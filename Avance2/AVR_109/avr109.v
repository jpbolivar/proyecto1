==> flow/design.v <==
module avr109 (
	       input rst,
	       input clk,
	       input rxd,
	       output txd,
	       output intercept_mode,
	       output prog_mode,
	       output[15:0] prog_addr,
	       output[15:0] prog_data,
	       input[15:0] prog_data_in,
	       output prog_low,
	       output prog_high,
	       output[7:0] debug
	       );
   parameter CLK_FREQUENCY = 1000000;
   parameter BAUD_RATE = 9600;
   parameter VERSION_HIGH = "1";
   parameter VERSION_LOW = "0";
   reg 	     tx_avail_d, tx_avail_q;
   reg [7:0] tx_data_d, tx_data_q;
   reg [4:0] state_d, state_q;
   reg [7:0] cnt_d, cnt_q;
   reg [15:0] addr_d, addr_q;
   reg 	      prog_strobe;
   reg        prog_mode_d, prog_mode_q;
   wire       tx_ready;
   wire       rx_avail;
   wire [7:0] rx_data;
   wire       rx_enabled;
   wire       send_ok;
   assign     prog_addr = {1'b0,addr_q[15:1]};
   assign     prog_data = {rx_data,rx_data};
   assign     prog_mode = prog_mode_q;
   assign     prog_low = prog_strobe & ~addr_q[0];
   assign     prog_high = prog_strobe & addr_q[0];
   assign     send_ok = tx_ready & ~tx_avail_q;
   assign debug = {intercept_mode, rxd, txd, state_q};
   localparam STATE_INACTIVE    = 0;
   localparam STATE_ATTACHING   = 1;
   localparam STATE_IDLE        = 2;
   localparam STATE_BAD_COMMAND = 3;
   localparam STATE_GET_V_HIGH  = 4;
   localparam STATE_GET_V_LOW   = 5;
   localparam STATE_SEND_Y      = 6;
   localparam STATE_GET_BS_Y    = 7;
   localparam STATE_GET_BS_HI   = 8;
   localparam STATE_GET_BS_LO   = 9;
   localparam STATE_SEND_00     = 10;
   localparam STATE_IGNORE_DATA = 11;
   localparam STATE_ACK_CMD     = 12;
   localparam STATE_SET_ADDR_HI = 13;
   localparam STATE_SET_ADDR_LO = 14;
   localparam STATE_SET_CNT_HI  = 16;
   localparam STATE_SET_CNT_LO  = 17;
   localparam STATE_CHECK_FLASH = 18;
   localparam STATE_PROG_GET    = 19;
   localparam STATE_PROG_PUT    = 20;
   localparam STATE_EXIT1       = 21;
   localparam STATE_EXIT2       = 22;
   localparam STATE_SET_CNT_HI2  = 24;
   localparam STATE_SET_CNT_LO2  = 25;
   localparam STATE_CHECK_FLASH2 = 26;
   localparam STATE_READ_GET    = 27;
   localparam STATE_READ_PUT    = 28;
	assign     intercept_mode = (state_q >= STATE_IDLE);
   avr109tx #(.CLK_FREQUENCY(CLK_FREQUENCY), .BAUD_RATE(BAUD_RATE))
            avr109tx_inst(.rst(rst), .clk(clk),
			  .tx_data(tx_data_q), .tx_avail(tx_avail_q),
			  .txd(txd), .tx_ready(tx_ready));
   avr109rx #(.CLK_FREQUENCY(CLK_FREQUENCY), .BAUD_RATE(BAUD_RATE))
            avr109rx_inst(.rst(rst), .clk(clk),
			  .rx_data(rx_data), .rx_avail(rx_avail),
			  .rxd(rxd), .rx_enabled(rx_enabled));
   assign rx_enabled = 1'b1;
   always @(*) begin
      tx_avail_d = 0;
      tx_data_d = 8'h00;
      state_d = state_q;
      cnt_d = cnt_q;
      addr_d = addr_q;
      prog_strobe = 1'b0;
      prog_mode_d = prog_mode_q;
      case (state_q)
	STATE_INACTIVE: begin
	   cnt_d = 0;
	   prog_mode_d = 0;
	   if (rx_avail & (rx_data == 8'h1b))
	     state_d = STATE_ATTACHING;
	end
	STATE_ATTACHING: begin
	   if (rx_avail) begin
	      if (rx_data != ((cnt_q&1)? 8'h1b : 8'haa))
		state_d = STATE_INACTIVE;
	      else begin
		 cnt_d[2:0] = cnt_q[2:0] + 1;
		 if (cnt_q[2:0] == 5)
		   state_d = STATE_IDLE;
	      end
	   end
	end
	STATE_IDLE: begin
	   if (rx_avail) begin
	      case (rx_data)
		8'h0a, 8'h1b: ;
		8'h41: state_d = STATE_SET_ADDR_HI;
		8'h42: state_d = STATE_SET_CNT_HI;
		8'h45: state_d = STATE_EXIT1;
		8'h4c: begin
		   prog_mode_d = 1'b0;
		   state_d = STATE_ACK_CMD;
		end
		8'h50: begin
		   prog_mode_d = 1'b1;
		   state_d = STATE_ACK_CMD;
		end
		8'h54: state_d = STATE_IGNORE_DATA;
		8'h56: state_d = STATE_GET_V_HIGH;
		8'h61: state_d = STATE_SEND_Y;
		8'h62: state_d = STATE_GET_BS_Y;
		8'h67: state_d = STATE_SET_CNT_HI2;
		8'h74: state_d = STATE_SEND_00;
		default: state_d = STATE_BAD_COMMAND;
	      endcase  
	   end
	end
	STATE_BAD_COMMAND: begin
	   if (send_ok) begin
	      tx_data_d = 8'h3f;
	      tx_avail_d = 1'b1;
	      state_d = STATE_IDLE;
	   end
	end
	STATE_GET_V_HIGH: begin
	   if (send_ok) begin
	      tx_data_d = VERSION_HIGH;
	      tx_avail_d = 1'b1;
	      state_d = STATE_GET_V_LOW;
	   end
	end
	STATE_GET_V_LOW: begin
	   if (send_ok) begin
	      tx_data_d = VERSION_LOW;
	      tx_avail_d = 1'b1;
	      state_d = STATE_IDLE;
	   end
	end
	STATE_SEND_Y: begin
	   if (send_ok) begin
	      tx_data_d = 8'h59;
	      tx_avail_d = 1'b1;
	      state_d = STATE_IDLE;
	   end
	end
	STATE_GET_BS_Y: begin
	   if (send_ok) begin
	      tx_data_d = 8'h59;
	      tx_avail_d = 1'b1;
	      state_d = STATE_GET_BS_HI;
	   end
	end
	STATE_GET_BS_HI: begin
	   if (send_ok) begin
	      tx_data_d = 8'h00;
	      tx_avail_d = 1'b1;
	      state_d = STATE_GET_BS_LO;
	   end
	end
	STATE_GET_BS_LO: begin
	   if (send_ok) begin
	      tx_data_d = 8'hff;
	      tx_avail_d = 1'b1;
	      state_d = STATE_IDLE;
	   end
	end
	STATE_SEND_00: begin
	   if (send_ok) begin
	      tx_data_d = 8'h00;
	      tx_avail_d = 1'b1;
	      state_d = STATE_IDLE;
	   end
	end
	STATE_IGNORE_DATA: begin
	   if (rx_avail)
	     state_d = STATE_ACK_CMD;
	end
	STATE_ACK_CMD: begin
	   if (send_ok) begin
	      tx_data_d = 8'h0d;
	      tx_avail_d = 1'b1;
	      state_d = STATE_IDLE;
	   end
	end
	STATE_SET_ADDR_HI: begin
	   if (rx_avail) begin
	      addr_d[15:8] = rx_data;
	      state_d = STATE_SET_ADDR_LO;
	   end
	end
	STATE_SET_ADDR_LO: begin
	   if (rx_avail) begin
	      addr_d[7:0] = rx_data;
	      state_d = STATE_ACK_CMD;
	   end
	end
	STATE_SET_CNT_HI: begin
	   if (rx_avail) begin
	      if (rx_data == 0)
		state_d = STATE_SET_CNT_LO;
	      else
		state_d = STATE_BAD_COMMAND;
	   end
	end
	STATE_SET_CNT_LO: begin
	   if (rx_avail) begin
	      cnt_d = rx_data;
	      state_d = STATE_CHECK_FLASH;
	   end
	end
	STATE_CHECK_FLASH: begin
	   if (rx_avail) begin
	      if (rx_data == 8'h46)
		state_d = (cnt_q == 0? STATE_ACK_CMD : STATE_PROG_GET);
	      else
		state_d = STATE_BAD_COMMAND;
	   end
	end
	STATE_PROG_GET: begin
	   if (rx_avail) begin
	      cnt_d = cnt_q - 1;
	      state_d = STATE_PROG_PUT;
	      prog_strobe = 1'b1;
	   end
	end
	STATE_PROG_PUT: begin
	   addr_d = addr_q + 1;
	   state_d = (cnt_q == 0? STATE_ACK_CMD : STATE_PROG_GET);
	end
	STATE_SET_CNT_HI2: begin
	   if (rx_avail) begin
	      if (rx_data == 0)
		state_d = STATE_SET_CNT_LO2;
	      else
		state_d = STATE_BAD_COMMAND;
	   end
	end
	STATE_SET_CNT_LO2: begin
	   if (rx_avail) begin
	      cnt_d = rx_data;
	      state_d = STATE_CHECK_FLASH2;
	   end
	end
	STATE_CHECK_FLASH2: begin
	   if (rx_avail) begin
	      if (rx_data == 8'h46)
		state_d = (cnt_q == 0? STATE_IDLE : STATE_READ_GET);
	      else
		state_d = STATE_BAD_COMMAND;
	   end
	end
	STATE_READ_GET: begin
	   tx_data_d = (addr_q[0]? prog_data_in[15:8]:prog_data_in[7:0]);
	   if (send_ok) begin
	      tx_avail_d = 1'b1;
	      cnt_d = cnt_q - 1;
	      state_d = STATE_READ_PUT;
	   end
	end
	STATE_READ_PUT: begin
	   addr_d = addr_q + 1;
	   state_d = (cnt_q == 0? STATE_IDLE : STATE_READ_GET);
	end
	STATE_EXIT1: begin
	   if (send_ok) begin
	      tx_data_d = 8'h0d;
	      tx_avail_d = 1'b1;
	      state_d = STATE_EXIT2;
	   end
	end
	STATE_EXIT2: begin
	   if (send_ok)
	     state_d = STATE_INACTIVE;
	end
      endcase  
   end
   always @(posedge clk) begin
      if (rst) begin
	 tx_avail_q <= 1'b0;
	 tx_data_q <= 8'h00;
	 state_q <= STATE_INACTIVE;
	 cnt_q <= 0;
	 addr_q <= 0;
	 prog_mode_q <= 1'b0;
      end else begin
	 tx_avail_q <= tx_avail_d;
	 tx_data_q <= tx_data_d;
	 state_q <= state_d;
	 cnt_q <= cnt_d;
	 addr_q <= addr_d;
	 prog_mode_q <= prog_mode_d;
      end
   end
endmodule  
module avr109rx (
		 input rst,
		 input clk,
		 output[7:0] rx_data,
		 output rx_avail,
		 input rxd,
		 input rx_enabled
		 );
   parameter CLK_FREQUENCY = 1000000;
   parameter BAUD_RATE = 19200;
   function integer log2;
      input integer value;
      begin
         value = value-1;
         for (log2=0; value>0; log2=log2+1)
           value = value>>1;
      end
   endfunction
   localparam BAUDDIV = (CLK_FREQUENCY / BAUD_RATE);
   localparam LOG2_BAUDDIV = log2(BAUDDIV);
   reg [7:0] rxshift_d, rxshift_q;
   reg 	     rx_active_d, rx_active_q;
   reg 	     rx_done_d, rx_done_q;
   reg [3:0] rxcnt_d,   rxcnt_q;
   reg [LOG2_BAUDDIV-1:0] rxbaud_d, rxbaud_q;
   assign rx_data = rxshift_q;
   assign rx_avail = rx_done_q;
   always @(*) begin
      rx_active_d = rx_active_q;
      rx_done_d = 1'b0;
      if (rx_active_q) begin
	 rxshift_d = rxshift_q;
	 rxcnt_d = rxcnt_q;
	 if (rxbaud_q == BAUDDIV-1) begin
	    if (rxcnt_q == 9) begin
	       if (rxd) begin
		  rx_active_d = 1'b0;
		  rx_done_d = 1'b1;
	       end
	    end else begin
	       rxshift_d = {rxd, rxshift_q[7:1]};
	       rxcnt_d = rxcnt_q + 1;
	    end
	    rxbaud_d = 0;
	 end else begin
	    rxbaud_d = rxbaud_q + 1;
	 end
      end else begin
	 rxshift_d = {8{1'b0}};
	 rxcnt_d = 0;
	 rxbaud_d = BAUDDIV/2;
	 if (~rxd) begin
	    rx_active_d = 1'b1;
	 end
      end
   end
   always @(posedge clk) begin
      if (rst | ~rx_enabled) begin
	 rxshift_q <= {8{1'b0}};
	 rx_active_q <= 1'b0;
	 rx_done_q <= 1'b0;
	 rxcnt_q <= 0;
	 rxbaud_q <= 0;
      end else begin
	 rxshift_q <= rxshift_d;
	 rx_active_q <= rx_active_d;
	 rx_done_q <= rx_done_d;
	 rxcnt_q <= rxcnt_d;
	 rxbaud_q <= rxbaud_d;
      end
   end
endmodule  
module avr109tx (
		 input rst,
		 input clk,
		 input[7:0] tx_data,
		 input tx_avail,
		 output txd,
		 output tx_ready
		 );
   parameter CLK_FREQUENCY = 1000000;
   parameter BAUD_RATE = 19200;
   function integer log2;
      input integer value;
      begin
         value = value-1;
         for (log2=0; value>0; log2=log2+1)
           value = value>>1;
      end
   endfunction
   localparam BAUDDIV = (CLK_FREQUENCY / BAUD_RATE);
   localparam LOG2_BAUDDIV = log2(BAUDDIV);
   reg [8:0] 		txshift_d, txshift_q;
   reg [3:0] 	   txcnt_d, txcnt_q;
   reg		   tx_active_d, tx_active_q;
   reg [LOG2_BAUDDIV-1:0] txbaud_d, txbaud_q;
   assign txd = txshift_q[0];
   assign tx_ready = ~tx_active_q;
   always @(*) begin
      txshift_d = txshift_q;
      txcnt_d = txcnt_q;
      tx_active_d = tx_active_q;
      txbaud_d = txbaud_q;
      if (tx_active_q) begin
	 if (txbaud_q == BAUDDIV-1) begin
	    txshift_d = {1'b1, txshift_q[8:1]};
	    if (txcnt_q == 9)
	       tx_active_d = 0;
	    txcnt_d = txcnt_q + 1;
	    txbaud_d = 0;
	 end else begin
	    txbaud_d = txbaud_q + 1;
	 end
      end else if (tx_avail) begin
	 txshift_d = {tx_data, 1'b0};
	 txcnt_d = 0;
	 txbaud_d = 0;
	 tx_active_d = 1;
      end
   end
   always @(posedge clk) begin
      if (rst) begin
	 txshift_q <= 9'b111111111;
	 txcnt_q <= 4'b0;
	 tx_active_q <= 1'b0;
	 txbaud_q <= {LOG2_BAUDDIV{1'b0}};
      end else begin
	 txshift_q <= txshift_d;
	 txcnt_q <= txcnt_d;
	 tx_active_q <= tx_active_d;
	 txbaud_q <= txbaud_d;
      end
   end
endmodule  
======== Step by step through the tools: avr109 ========
Tool output for the design above, in the order of the flow.
Line numbers count from 1 in the design file above.
Library cell names are shortened.
A cell with n/a has no value.
design
  top module .............................. avr109
  clock ................................... clk
  standard-cell library ................... sky130hd
  timing corner ........................... tt_025C_1v80

======== After elaboration ========
Counts by Yosys on the flattened word-level netlist (proc, flatten, opt, wreduce; memories kept). Register bits leave out memories and registers merged into their read ports (data or address). Print and check cells are left out. Cells with the same type and inputs are merged into one.
storage and ports
  register bits after elaboration ......... 81
  input port bits ......................... 19
  output and inout bits ................... 45
  elaborated cells ........................ 213
cells by class
  $add $sub $neg .......................... 7
  order comparisons ....................... 1
  equality and inequality tests ........... 72
  muxes and demuxes ....................... 73
  bitwise logic cells ..................... 11
  reductions and logical operators ........ 31
operator list
  kind                                                    count
  two-way mux 5 bit                                       27
  case mux 5 bit (select 21 bit)                          1
  equality test 8 x 7 -> 1 bit (second input constant)    12
  equality test 5 bit (second input constant)             12
  case mux 8 bit (select 7 bit)                           1
  case mux 5 bit (select 11 bit)                          1
  two-way mux 8 bit                                       6
  equality test 5 x 4 -> 1 bit (second input constant)    7
  case mux 8 bit (select 2 bit)                           2
  two-way mux 6 bit                                       5
  inequality test 2 x 1 -> 1 bit (second input constant)  14
  two-way mux 7 bit                                       4
  two-way mux 9 bit                                       3
  AND reduction 22 bit                                    1
  nonzero test 21 bit                                     1
  inequality test 2 bit (second input constant)           10
  equality test 5 x 3 -> 1 bit (second input constant)    4
  case mux 5 bit (select 4 bit)                           1
  OR reduction 2 bit                                      9
  adder 16 x 1 -> 16 bit (second input constant)          1
  zero test 8 bit                                         2
  two-way mux 4 bit                                       4
  case mux 3 bit (select 5 bit)                           1
  adder 7 x 1 -> 7 bit (second input constant)            2
  equality test 7 bit (second input constant)             2
  two-way mux 1 bit                                       13
  OR reduction 11 bit                                     1
  equality test 5 x 2 -> 1 bit (second input constant)    2
Not listed: further kinds 26, cells in them 46.

======== Depth ========
Yosys ltp: most cells in a row. Word level: on the elaborated netlist, between registers, memories and ports. Mapped: between sequential cells and ports; inverters and the memories' decode and read muxes count.
logic depth
  word-level depth ........................ 5
  ABC_AREA ................................ 0
  depth in mapped cells ................... 9
  depth with buffers taken out ............ 8

======== Netlist ========
Yosys stat after the flow's synthesis: flattened, memories mapped to cells. It holds for the ABC_AREA given above (unset counts as 0); a run with the other value may have another netlist.
Totals and module areas in this step are rounded.
synthesis totals
  cell count .............................. 717
  mapped area ............................. 5393 um^2
  area of sequential cells ................ 1622 um^2
  flip-flop cells ......................... 81
  buffers ................................. 77
cells by type
  cell      count  total area (um^2)
  dfxtp_1   81     1.62E+03
  a21oi_1   61     305.293
  nand2_1   80     300.288
  o21ai_0   49     245.235
  nor2_1    55     206.448
  buf_4     27     202.694
  nand3_1   36     180.173
  clkbuf_1  40     150.144
  ha_1      11     137.632
  a211oi_1  14     105.101
  mux2_2    9      101.347
  mux2i_1   10     100.096
  nor3_1    18     90.086
  o211ai_1  12     90.086
  and2_1    13     81.328
  nor2b_1   13     81.328
  nor4b_1   9      78.826
  and3_1    12     75.072
Not listed: further types 54, cells in them 167.
The figures by module come from a second, unflattened synthesis with its own total; it is not the netlist above.
unflattened totals
  cells (unflattened synthesis) ........... 747
  area (unflattened synthesis) ............ 5792 um^2
Rows give one instance, submodules left out.
modules
  module    times used  cells  area (um^2)  sequential area (um^2)
  avr109    1           537    3826         780.7
  avr109tx  1           116    1054         420.4
  avr109rx  1           94     912.1        420.4

======== Worst setup path after synthesis ========
OpenSTA on the mapped netlist: ideal clock, no wires. The path of least setup slack (recovery checks aside). Input and output delay are each 20% of the period. Register names are those of the netlist, which keeps one name where synthesis merged equal registers.
timing after synthesis
  path kind ............................... register to register
  start point ............................. reg state_q[4]
  end point ............................... reg state_q[0]
  clock period ............................ 2.92 ns
  setup time .............................. 0.060 ns
  launch time at the first pin ............ 0.000 ns
  arrival time ............................ 2.133 ns
  required time ........................... 2.860 ns
  setup slack ............................. 0.727 ns
  path delay .............................. 2.193 ns
  stages .................................. 8
  buffers on the path ..................... 1
  synthesis period reached ................ 2.193 ns
"path delay" = arrival - input delay + setup time.
"stages" counts driving pins, that of a launching flip-flop among them; a cell with two outputs on the path counts twice.
"synthesis period reached" is the clock period less the worst setup slack; recovery checks do not enter. This is arithmetic on one report: input and output delays are still those of the set period (20% each).
Between the ends stands the longest chain of elaborated cells between them, by number of cells; it is not shown to be the way that was timed. Of several equally long chains one is given.
A line is the first line of the expression or statement that the cell stems from. Yosys adds cells for indexed reads and writes and turns some case tables into memories.
on the way, after synthesis
  cell sequence ........................... dfxtp_1 -> buf_6 -> mux2i_1 -> a211o_1 -> a211o_1 -> a222oi_1 -> and2_2 -> o221a_1
  cells in the longest elaborated chain ... 4
  elaborated cells between the ends (all ways) .. 53
  RTL lines with such cells ............... 1
  classes of those cells .................. 47 x eq/ne; 1 x mux; 5 x reduce/logical
RTL lines, path after synthesis
  element                         RTL line  source
  start, declared                 21        reg [4:0] state_d, state_q;
  start, assigned                 289       state_q <= STATE_INACTIVE;
  start, assigned                 296       state_q <= state_d;
  equality test 5 x 4 -> 1 bit    83        case (state_q)
  OR reduction 2 bit              n/a
  inequality test 2 x 1 -> 1 bit  n/a
  AND reduction 22 bit            n/a
  end, assigned                   289
  end, assigned                   296
  end, declared                   21

======== Timing after layout ========
Path of least setup slack in the final report of stored run 1 (OpenROAD, finished layout, wires in). Where an end is a register, its clock arrival counts in the times.
timing post-layout
  path kind ............................... register to register
  start point ............................. reg state_q[2]
  end point ............................... reg state_q[2]
  clock period ............................ 2.19 ns
  setup time .............................. 0.09 ns
  launch time at the first pin ............ 0.35 ns
  arrival time ............................ 2.38 ns
  required time ........................... 2.45 ns
  setup slack ............................. 0.07 ns
  stages .................................. 9
  buffers on the path ..................... 2
Between the ends stands the longest chain of elaborated cells between them, by number of cells; it is not shown to be the way that was timed. Of several equally long chains one is given.
on the way, post-layout
  cell sequence ........................... dfxtp_4 -> buf_4 -> buf_4 -> nor4bb_2 -> a41oi_1 -> or3_1 -> o41ai_1 -> nor3_1 -> a211oi_1
  cells in the longest elaborated chain ... 4
  elaborated cells between the ends (all ways) .. 53
  RTL lines with such cells ............... 1
  classes of those cells .................. 47 x eq/ne; 1 x mux; 5 x reduce/logical
RTL lines, path post-layout
  element                         RTL line  source
  start, declared                 21        reg [4:0] state_d, state_q;
  start, assigned                 289       state_q <= STATE_INACTIVE;
  start, assigned                 296       state_q <= state_d;
  equality test 5 x 4 -> 1 bit    83        case (state_q)
  OR reduction 2 bit              n/a
  inequality test 2 x 1 -> 1 bit  n/a
  AND reduction 22 bit            n/a
  end, assigned                   289
  end, assigned                   296
  end, declared                   21

FLOW RESULTS
============

2 stored runs of avr109 in the flow (synthesis by Yosys, layout by OpenROAD, sky130hd cells), in arbitrary order. Constraints: input delay and output delay 20% of the set period each, output load 0.01 pF.
By "clock period reached" is meant the clock period of the run minus its worst setup slack. This is arithmetic on one report: input and output delays are still those of the set period (20% each).
"time on the worst setup path" means the part of the period allowed to the worst setup path (the constraints hold back 20% at inputs and 20% at outputs) less its slack; where the path has registers, the arrival times of their clocks count too.
"power consumption" rests on the timing tool's default activity at the inputs, not on a simulated workload.
The measured numbers are rounded.

---- stored run 1 ----
settings
  period_ns = 2.19
  CORE_UTILIZATION = 18
  CORE_ASPECT_RATIO = 0.76
  GPL_ROUTABILITY_DRIVEN = 0
  CTS_CLUSTER_DIAMETER = 158
  CAP_MARGIN = 0
  SLEW_MARGIN = 5
  MIN_ROUTING_LAYER = met2
  CORE_MARGIN = 2
results
  total negative slack .................... 0.000 ns
  final utilization ....................... 24.4%
  overall die area ........................ 31370 um^2
  standard-cell area after routing ........ 7206 um^2
  clock period reached .................... 2.120 ns
  worst setup slack after layout .......... 0.070 ns
  smallest hold slack ..................... 0.445 ns
  time on the worst setup path ............ 2.12 ns
  worst path kind ......................... register to register
  power consumption ....................... 3.077 mW
  chip area in the Yosys report ........... 5393 um^2

---- stored run 2 ----
settings
  period_ns = 1.51
  CORE_UTILIZATION = 69
  HOLD_SLACK_MARGIN = 0.06
  CORE_ASPECT_RATIO = 0.55
  TNS_END_PERCENT = 30
  CTS_CLUSTER_SIZE = 71
  SLEW_MARGIN = 15
  CAP_MARGIN = 20
  CORE_MARGIN = 2
results
  no results, clock tree synthesis failed with DPL-0038
